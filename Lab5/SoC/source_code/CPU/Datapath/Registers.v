==> flow/design.v <==
module Registers(clk, reset, RegWrite, readReg1, readReg2, writeReg, writeData, readData1, readData2, CPU_MIO, DEBUG_SW32, DEBUG_BTN, DEBUG_RFINFO);
	parameter width = 32, AddrWidth = 5, num = 32;
	input clk;
	input reset;
	input RegWrite;
	input [AddrWidth - 1:0] readReg1;
	input [AddrWidth - 1:0] readReg2;
	input [AddrWidth - 1:0] writeReg;
	input [width - 1:0] writeData;
	output [width - 1:0] readData1;
	output [width - 1:0] readData2;
	output [31:0] CPU_MIO;
	input[1:0] DEBUG_SW32;
	input[3:0] DEBUG_BTN;
	output[width - 1:0] DEBUG_RFINFO;
	reg [width - 1:0] registers[num - 1:0];
	integer i;
	reg [width - 1:0] readData1_r;
	reg [width - 1:0] readData2_r;
	always@(*)
		begin
		readData1_r = registers[readReg1];
		readData2_r = registers[readReg2];
		end
	assign readData1 = readData1_r;
	assign readData2 = readData2_r;
	always@(negedge clk or negedge reset)
		begin
		if(!reset)
			begin
			for(i = 0;i < num;i = i + 1)
				registers[i] <= 0;
			registers[28] <= 32'h00001800;
			registers[29] <= 32'h00002ffe;
			end
		else if(RegWrite)
			begin
			registers[writeReg] <= (writeReg != 0) ? writeData : 0;
			end
		end
	assign CPU_MIO = registers[17] + 32'h00000020;
	assign DEBUG_RFINFO = DEBUG_SW32[1] ? registers[{DEBUG_SW32[0], DEBUG_BTN}][31:16] : registers[{DEBUG_SW32[0], DEBUG_BTN}][15:0];
endmodule
# --- From RTL to reports: Registers ---
# The steps from the RTL of Registers to its reports follow in flow order.
# Lines are those of the file above, counted from 1.
setup:
  top: "Registers"
  clock_port: "clk"
  library: "sky130hd"
  pvt_corner: "tt_025C_1v80"

# --- Word level ---
# Source: Yosys, flattened and elaborated. Widths are those after wreduce. Registers that Yosys merges into a memory's read port (data or address) are not register bits. Print and check cells do not count. Equal cells are merged and count once.
classes:
  reduce_logical: 37
  equal: 124
  add_sub_neg: 1
  n_mux: 5
op_table:
  columns: ["op", "n"]
  rows:
  - ["32-bit case mux with 32-bit select", 3]
  - ["5-bit equality test with constant B", 64]
  - ["5-bit by 4-bit equality test with 1-bit output with constant B", 32]
  - ["5-bit by 3-bit equality test with 1-bit output with constant B", 16]
  - ["2-bit AND reduction", 32]
  - ["5-bit by 2-bit equality test with 1-bit output with constant B", 8]
  - ["32-bit by 6-bit adder with 32-bit output with constant B", 1]
  - ["32-bit 2-to-1 mux", 1]
  - ["5-bit by 1-bit equality test with 1-bit output with constant B", 4]
  - ["5-bit zero test", 4]
  - ["16-bit 2-to-1 mux", 1]
  - ["5-bit nonzero test", 1]
word_totals:
  out_inout_bits: 128
  ff_bits: 1024

# --- Logic depth ---
# Longest topological path by Yosys (ltp), each cell counted once; first at word level (registers and memories cut), then after technology mapping (sequential cells cut; the memories' decode and read muxes count).
depth:
  word_depth: 3
  abc_area: 0
  mapped_depth: 10
  depth_no_buf: 7

# --- Synthesis result ---
# Source: synth_stat.txt of the flow (Yosys; design flattened, memories mapped). It holds for the ABC_AREA given above (unset counts as 0); a run with the other value may have another netlist.
by_type:
  columns: ["cell", "n", "area_total_um2"]
  rows:
  - ["sky130_fd_sc_hd__dfrtn_1", 1010, 2.53E+04]
  - ["sky130_fd_sc_hd__a22oi_1", 1210, 9.08E+03]
  - ["sky130_fd_sc_hd__nand2_1", 1355, 5.09E+03]
  - ["sky130_fd_sc_hd__o21ai_0", 1002, 5014.81]
  - ["sky130_fd_sc_hd__clkbuf_1", 488, 1.83E+03]
  - ["sky130_fd_sc_hd__nand4_1", 164, 1.03E+03]
  - ["sky130_fd_sc_hd__and3_1", 131, 819.536]
  - ["sky130_fd_sc_hd__nor2_1", 178, 668.141]
  - ["sky130_fd_sc_hd__nand3_1", 127, 635.61]
  - ["sky130_fd_sc_hd__buf_2", 124, 620.595]
  - ["sky130_fd_sc_hd__a21oi_1", 121, 605.581]
  - ["sky130_fd_sc_hd__nor4_1", 69, 431.664]
  - ["sky130_fd_sc_hd__nor3_1", 84, 420.403]
  - ["sky130_fd_sc_hd__mux2_2", 36, 405.389]
  - ["sky130_fd_sc_hd__dfstp_2", 14, 367.853]
  - ["sky130_fd_sc_hd__a2111oi_0", 40, 350.336]
  - ["sky130_fd_sc_hd__a222oi_1", 31, 310.298]
  - ["sky130_fd_sc_hd__and2_1", 45, 281.52]
# Other cell types: 56; their cells: 405.
mapped:
  mapped_area_um2: 56300.2
  stdcells: 6634
  buf_cells: 692
  flip_flops: 1024
  seq_area_um2: 25642.1

module Registers, platform sky130hd, 2 stored runs of the flow under differing settings, order arbitrary. Input and output delays are each 20% of the period that was set; the output load is 0.01 pF.

--- entry A ---
==> flow/run.sh <==
#!/bin/bash
# the make line also repeats the synthesis and layout settings of config.mk as NAME=value (left out here)
make -C /OpenROAD-flow-scripts/flow DESIGN_CONFIG=/design/flow/config.mk WORK_HOME=/design/flow/orfs CLKGATE_MAP_FILE= finish
==> flow/config.mk <==
export PLATFORM = sky130hd
export DESIGN_NAME = Registers
export DESIGN_NICKNAME = Registers
export VERILOG_FILES = /design/flow/design.v
export SDC_FILE = /design/flow/constraint.sdc
export NUM_CORES = 4
export LEC_CHECK = 0
export ABC_AREA = 0
export CAP_MARGIN = 35
export CELL_PAD_IN_SITES_GLOBAL_PLACEMENT = 1
export CORE_MARGIN = 2
export CORE_UTILIZATION = 43
export CTS_CLUSTER_DIAMETER = 136
export CTS_CLUSTER_SIZE = 88
export GPL_TIMING_DRIVEN = 0
export MIN_ROUTING_LAYER = met2
export PLACE_DENSITY = 0.57
export SLEW_MARGIN = 40
==> flow/constraint.sdc <==
create_clock -name core_clock -period 8.23 [get_ports {clk}]
set_input_delay 1.6460 -clock core_clock [delete_from_list [all_inputs] [get_ports {clk}]]
set_output_delay 1.6460 -clock core_clock [all_outputs]
set_load 0.01 [all_outputs]

==> results, as YAML <==
outcome: "unfinished; error GRT-0116 in routing"

--- entry B ---
==> flow/run.sh <==
#!/bin/bash
# the make line also repeats the synthesis and layout settings of config.mk as NAME=value (left out here)
make -C /OpenROAD-flow-scripts/flow DESIGN_CONFIG=/design/flow/config.mk WORK_HOME=/design/flow/orfs CLKGATE_MAP_FILE= finish
==> flow/config.mk <==
export PLATFORM = sky130hd
export DESIGN_NAME = Registers
export DESIGN_NICKNAME = Registers
export VERILOG_FILES = /design/flow/design.v
export SDC_FILE = /design/flow/constraint.sdc
export NUM_CORES = 4
export LEC_CHECK = 0
export CAP_MARGIN = 20
export CELL_PAD_IN_SITES_DETAIL_PLACEMENT = 1
export CELL_PAD_IN_SITES_GLOBAL_PLACEMENT = 2
export CORE_MARGIN = 6
export CORE_UTILIZATION = 72
export CTS_CLUSTER_DIAMETER = 394
export GPL_ROUTABILITY_DRIVEN = 1
export PLACE_DENSITY_LB_ADDON = 0.16
export SETUP_SLACK_MARGIN = -0.03
export SLEW_MARGIN = 20
==> flow/constraint.sdc <==
create_clock -name core_clock -period 4.54 [get_ports {clk}]
set_input_delay 0.9080 -clock core_clock [delete_from_list [all_inputs] [get_ports {clk}]]
set_output_delay 0.9080 -clock core_clock [all_outputs]
set_load 0.01 [all_outputs]

==> results, as YAML <==
outcome: "unfinished; error FLW-0024 in placement"
